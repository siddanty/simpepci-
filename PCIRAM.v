==> flow/design.v <==
module PCI_RAM( PCI_CLK, PCI_RSTn, PCI_FRAMEn, PCI_AD, PCI_CBE, PCI_IRDYn, PCI_TRDYn, PCI_DEVSELn );
input PCI_CLK, PCI_RSTn, PCI_FRAMEn, PCI_IRDYn;
inout [31:0] PCI_AD;
input [3:0] PCI_CBE;
output PCI_TRDYn, PCI_DEVSELn;
parameter IO_address = 32'h00000200;    
parameter PCI_CBECD_IORead = 4'b0010;
parameter PCI_CBECD_IOWrite = 4'b0011;
reg PCI_Transaction;
wire PCI_TransactionStart = ~PCI_Transaction & ~PCI_FRAMEn;
wire PCI_TransactionEnd = PCI_Transaction & PCI_FRAMEn & PCI_IRDYn;
always @(posedge PCI_CLK or negedge PCI_RSTn)
if(~PCI_RSTn) PCI_Transaction <= 0;
else
case(PCI_Transaction)
  1'b0: PCI_Transaction <= PCI_TransactionStart;
  1'b1: PCI_Transaction <= ~PCI_TransactionEnd;
endcase
wire PCI_Targeted = PCI_TransactionStart & (PCI_AD[31:6]==(IO_address>>6)) & (PCI_AD[1:0]==0) & ((PCI_CBE==PCI_CBECD_IORead) | (PCI_CBE==PCI_CBECD_IOWrite));
reg [3:0] PCI_TransactionAddr;
always @(posedge PCI_CLK) if(PCI_TransactionStart) PCI_TransactionAddr <= PCI_AD[5:2];
wire PCI_LastDataTransfer = PCI_FRAMEn & ~PCI_IRDYn & ~PCI_TRDYn;
reg PCI_Transaction_Read_nWrite;
always @(posedge PCI_CLK or negedge PCI_RSTn)
if(~PCI_RSTn) PCI_Transaction_Read_nWrite <= 0;
else
if(~PCI_Transaction & PCI_Targeted) PCI_Transaction_Read_nWrite <= ~PCI_CBE[0];
reg PCI_DevSelOE;
always @(posedge PCI_CLK or negedge PCI_RSTn)
if(~PCI_RSTn) PCI_DevSelOE <= 0;
else
case(PCI_Transaction)
  1'b0: PCI_DevSelOE <= PCI_Targeted;
  1'b1: if(PCI_TransactionEnd) PCI_DevSelOE <= 1'b0;
endcase
reg PCI_DevSel;
always @(posedge PCI_CLK or negedge PCI_RSTn)
if(~PCI_RSTn) PCI_DevSel <= 0;
else
case(PCI_Transaction)
  1'b0: PCI_DevSel <= PCI_Targeted;
  1'b1: PCI_DevSel <= PCI_DevSel & ~PCI_LastDataTransfer;
endcase
reg PCI_TargetReady;
always @(posedge PCI_CLK or negedge PCI_RSTn)
if(~PCI_RSTn) PCI_TargetReady <= 0;
else
case(PCI_Transaction)
  1'b0: PCI_TargetReady <= PCI_Targeted & PCI_CBE[0];  
  1'b1: PCI_TargetReady <= PCI_DevSel & ~PCI_LastDataTransfer;
endcase
assign PCI_DEVSELn = PCI_DevSelOE ? ~PCI_DevSel : 1'bZ;
assign PCI_TRDYn = PCI_DevSelOE ? ~PCI_TargetReady : 1'bZ;
wire PCI_DataTransferWrite = PCI_DevSel & ~PCI_Transaction_Read_nWrite & ~PCI_IRDYn & ~PCI_TRDYn;
reg [31:0] RAM [15:0];
always @(posedge PCI_CLK) if(PCI_DataTransferWrite) RAM[PCI_TransactionAddr] <= PCI_AD;
reg PCI_AD_OE;
always @(posedge PCI_CLK or negedge PCI_RSTn)
if(~PCI_RSTn) PCI_AD_OE <= 0;
else
  PCI_AD_OE <= PCI_DevSel & PCI_Transaction_Read_nWrite & ~PCI_LastDataTransfer;
assign PCI_AD = PCI_AD_OE ? RAM[PCI_TransactionAddr] : 32'hZZZZZZZZ;
endmodule
Tool chain data of PCI_RAM --
Tool output for the design above, in the order of the flow. Line numbers count from 1 in the design file above. Library cell names are shortened. Not given: n/a
Inputs: top module PCI_RAM, clock input PCI_CLK, cell library sky130hd, timing corner tt_025C_1v80

Word-level counts --
Counts by Yosys on the flattened word-level netlist (proc, flatten, opt, wreduce; memories kept). Print and check cells are left out. Cells with the same type and inputs are merged into one. Memory sizes are those after Yosys's memory passes, which may raise the word count (mostly to a power of two), join words into wider ones and drop unused or constant bits.
Word-level totals: input bits 8, RAM bits 512, latch bits 0, bits in read-only memories 0, memories kept 1, output and inout port bits 34, cells after elaboration 52, bits in registers 10, word width x clocked read ports 32
Cells by class: $add $sub $neg 0, equal/unequal tests 4, reductions and logical operators 1, magnitude comparators 0, bitwise gates (word level) 27, mux-type cells 12, shifts and indexed selects 0, div/mod/pow operators 0, multiply operators 0
Memories:
- RAM | words 16, width 32, rd ports 1, wr ports 1, line 55 | reg [31:0] RAM [15:0];
Operator list (number):
- two-way mux 32 bit | 2
- equality test 26 x 4 -> 1 bit with constant B | 1
- AND 1 bit | 16
- inverter 1 bit | 10
- equality test 4 x 2 -> 1 bit with constant B | 2
- two-way mux 4 bit | 2
- parallel mux 1 bit (select 2 bit) | 4
- two-way mux 1 bit | 4
- inequality test 2 x 1 -> 1 bit with constant B | 1
- zero test 2 bit | 1
- bitwise OR 1 bit | 1

Depth --
Longest topological path by Yosys (ltp), each cell counted once; first at word level (registers and memories cut), then after technology mapping (sequential cells cut; the memories' decode and read muxes count).
Depth: depth in word-level cells 7, ABC_AREA 0, gate-level depth with buffers 12, mapped depth without buffers 7

Netlist --
Source: synth_stat.txt of the flow (Yosys; design flattened, memories mapped). It holds for the ABC_AREA given above (unset counts as 0); a run with the other value may have another netlist. Totals and module areas in this step are rounded.
Cells by type:
- edfxtp_1 | number 516, area in all 1.55E+04 µm²
- mux4_2 | number 144, area in all 3243.11 µm²
- mux2i_1 | number 12, area in all 120.115 µm²
- dfrtp_1 | number 4, area in all 100.096 µm²
- a22oi_1 | number 12, area in all 90.086 µm²
- nor2_1 | number 23, area in all 86.333 µm²
- dfxtp_1 | number 4, area in all 80.077 µm²
- buf_2 | number 13, area in all 65.062 µm²
- a221oi_1 | number 6, area in all 52.55 µm²
- clkbuf_1 | number 14, area in all 52.55 µm²
- nand2_1 | number 14, area in all 52.55 µm²
- mux2_2 | number 4, area in all 45.043 µm²
- nand2b_1 | number 4, area in all 25.024 µm²
- nor3_1 | number 5, area in all 25.024 µm²
- buf_4 | number 3, area in all 22.522 µm²
- buf_6 | number 2, area in all 22.522 µm²
- nor4bb_1 | number 2, area in all 20.019 µm²
- o21ai_0 | number 4, area in all 20.019 µm²
Other cell types: 18; their cells: 37.
Mapped netlist: cell count 823, flip-flop cells 524, cell area after synthesis 20000 µm², buffers 37

Worst setup path after synthesis --
Path of least setup slack by OpenSTA after synthesis, without wires, with an ideal clock, recovery checks aside; 20% of the period is set as input and as output delay. Where synthesis merged equal registers, the netlist keeps one of their names.
Timing path after synthesis: path kind input port to flip-flop, start in PCI_IRDYn, end mem RAM[0][0], period 4.21 ns, path slack -0.213 ns, driving pins on the path 3, delay of the path 3.581 ns, data arrival time 3.962 ns, library setup time 0.461 ns, required time 3.749 ns, external input delay 0.842 ns, synthesis period reached 4.423 ns
"delay of the path" is the arrival time less input delay plus setup time. "driving pins on the path" counts driving pins, that of a launching flip-flop among them; a cell with two outputs on the path counts twice. "synthesis period reached" = period - worst setup slack (recovery checks aside). The figure is calculated, with input and output delays left at 20% of the set period. The rows between start and end are the longest chain of elaborated cells between them; the timing report does not say that the signal goes this way. Where chains are equally long, one stands for them. A line is the first line of the expression or statement that the cell stems from. Yosys adds cells for indexed reads and writes and turns some case tables into memories. Only ways into the end's enable, where the timed path ends, are counted here.
Between the ends, after synthesis: cells stage by stage or4_1 > or3_1 > nor3_1, length of the longest elaborated chain 4, elaborated cells between the ends (all ways) 5
Ends and longest elaborated chain, after synthesis:
- start: declaration | line 2 | input PCI_CLK, PCI_RSTn, PCI_FRAMEn, PCI_IRDYn;
- inverter 1 bit | line 54 | wire PCI_DataTransferWrite = PCI_DevSel & ~PCI_Transaction_Read_nWrite & ~PCI_IRDYn & ~PCI_TRDYn;
- AND 1 bit x2 | line 54
- two-way mux 4 bit | line 56 | always @(posedge PCI_CLK) if(PCI_DataTransferWrite) RAM[PCI_TransactionAddr] <= PCI_AD;
- end: declaration | line 55 | reg [31:0] RAM [15:0];

Path in the finished layout --
From the final timing report of stored run 1: the path of least setup slack in the routed layout; clock arrival at registers is part of the times.
Timing path after layout: path kind flip-flop to output port, start reg (name not given), end out PCI_AD[22], path slack 0.55 ns, required time 4.05 ns, driving pins on the path 8, data arrival time 3.50 ns, period 5.06 ns
Between the ends, after layout: cells stage by stage dfxtp_4 > buf_12 > buf_12 > mux2i_1 > a221oi_1 > a21oi_1 > o21ai_1 > buf_4
Ends and longest elaborated chain, after layout:
- end: declaration | line 3 | inout [31:0] PCI_AD;
Chain of elaborated cells between the ends: none given.

Ticket comment

PCI_RAM through Yosys and OpenROAD on sky130hd: 2 stored runs, unordered, with their settings and measured results. The constraints put input and output delay at 20% of the set period each and load the outputs with 0.01 pF.
"clock period reached" = clock period - worst setup slack. The figure is calculated, with input and output delays left at 20% of the set period.
"time of the worst setup path" = time allowed to the worst setup path (clock period - input delay - output delay, where it has them) - its slack; a late launch clock adds to it, a late capture clock takes from it.
"total power after layout" is the tool's figure for a default switching activity; nothing was simulated.
The measured numbers are rounded.

* Stored run 1 | settings: period_ns 5.06; CAP_MARGIN 20; CORE_MARGIN 2; CORE_UTILIZATION 40; SLEW_MARGIN 20 | results: cell area after synthesis 20000 µm²; die area 51000 µm²; standard-cell area after layout 23000 µm²; utilization in the final report 0.46; setup slack of the worst path 0.55 ns; setup TNS 0.000 ns; worst hold slack in the final report 0.50 ns; total power after layout 9500 uW; clock period reached 4.512 ns; time of the worst setup path 3.50 ns; class of the worst setup path flip-flop to output port
* Stored run 2 | settings: period_ns 6.19; CORE_UTILIZATION 30; SETUP_SLACK_MARGIN 0.97; PLACE_DENSITY_LB_ADDON 0.29; GPL_TIMING_DRIVEN 1; GPL_ROUTABILITY_DRIVEN 1; SLEW_MARGIN 0; CAP_MARGIN 20; CORE_MARGIN 2 | results: cell area after synthesis 20000 µm²; die area 68000 µm²; standard-cell area after layout 23000 µm²; utilization in the final report 0.35; setup slack of the worst path 1.6 ns; setup TNS 0.000 ns; worst hold slack in the final report 0.57 ns; total power after layout 8100 uW; clock period reached 4.547 ns; time of the worst setup path 3.31 ns; class of the worst setup path flip-flop to output port
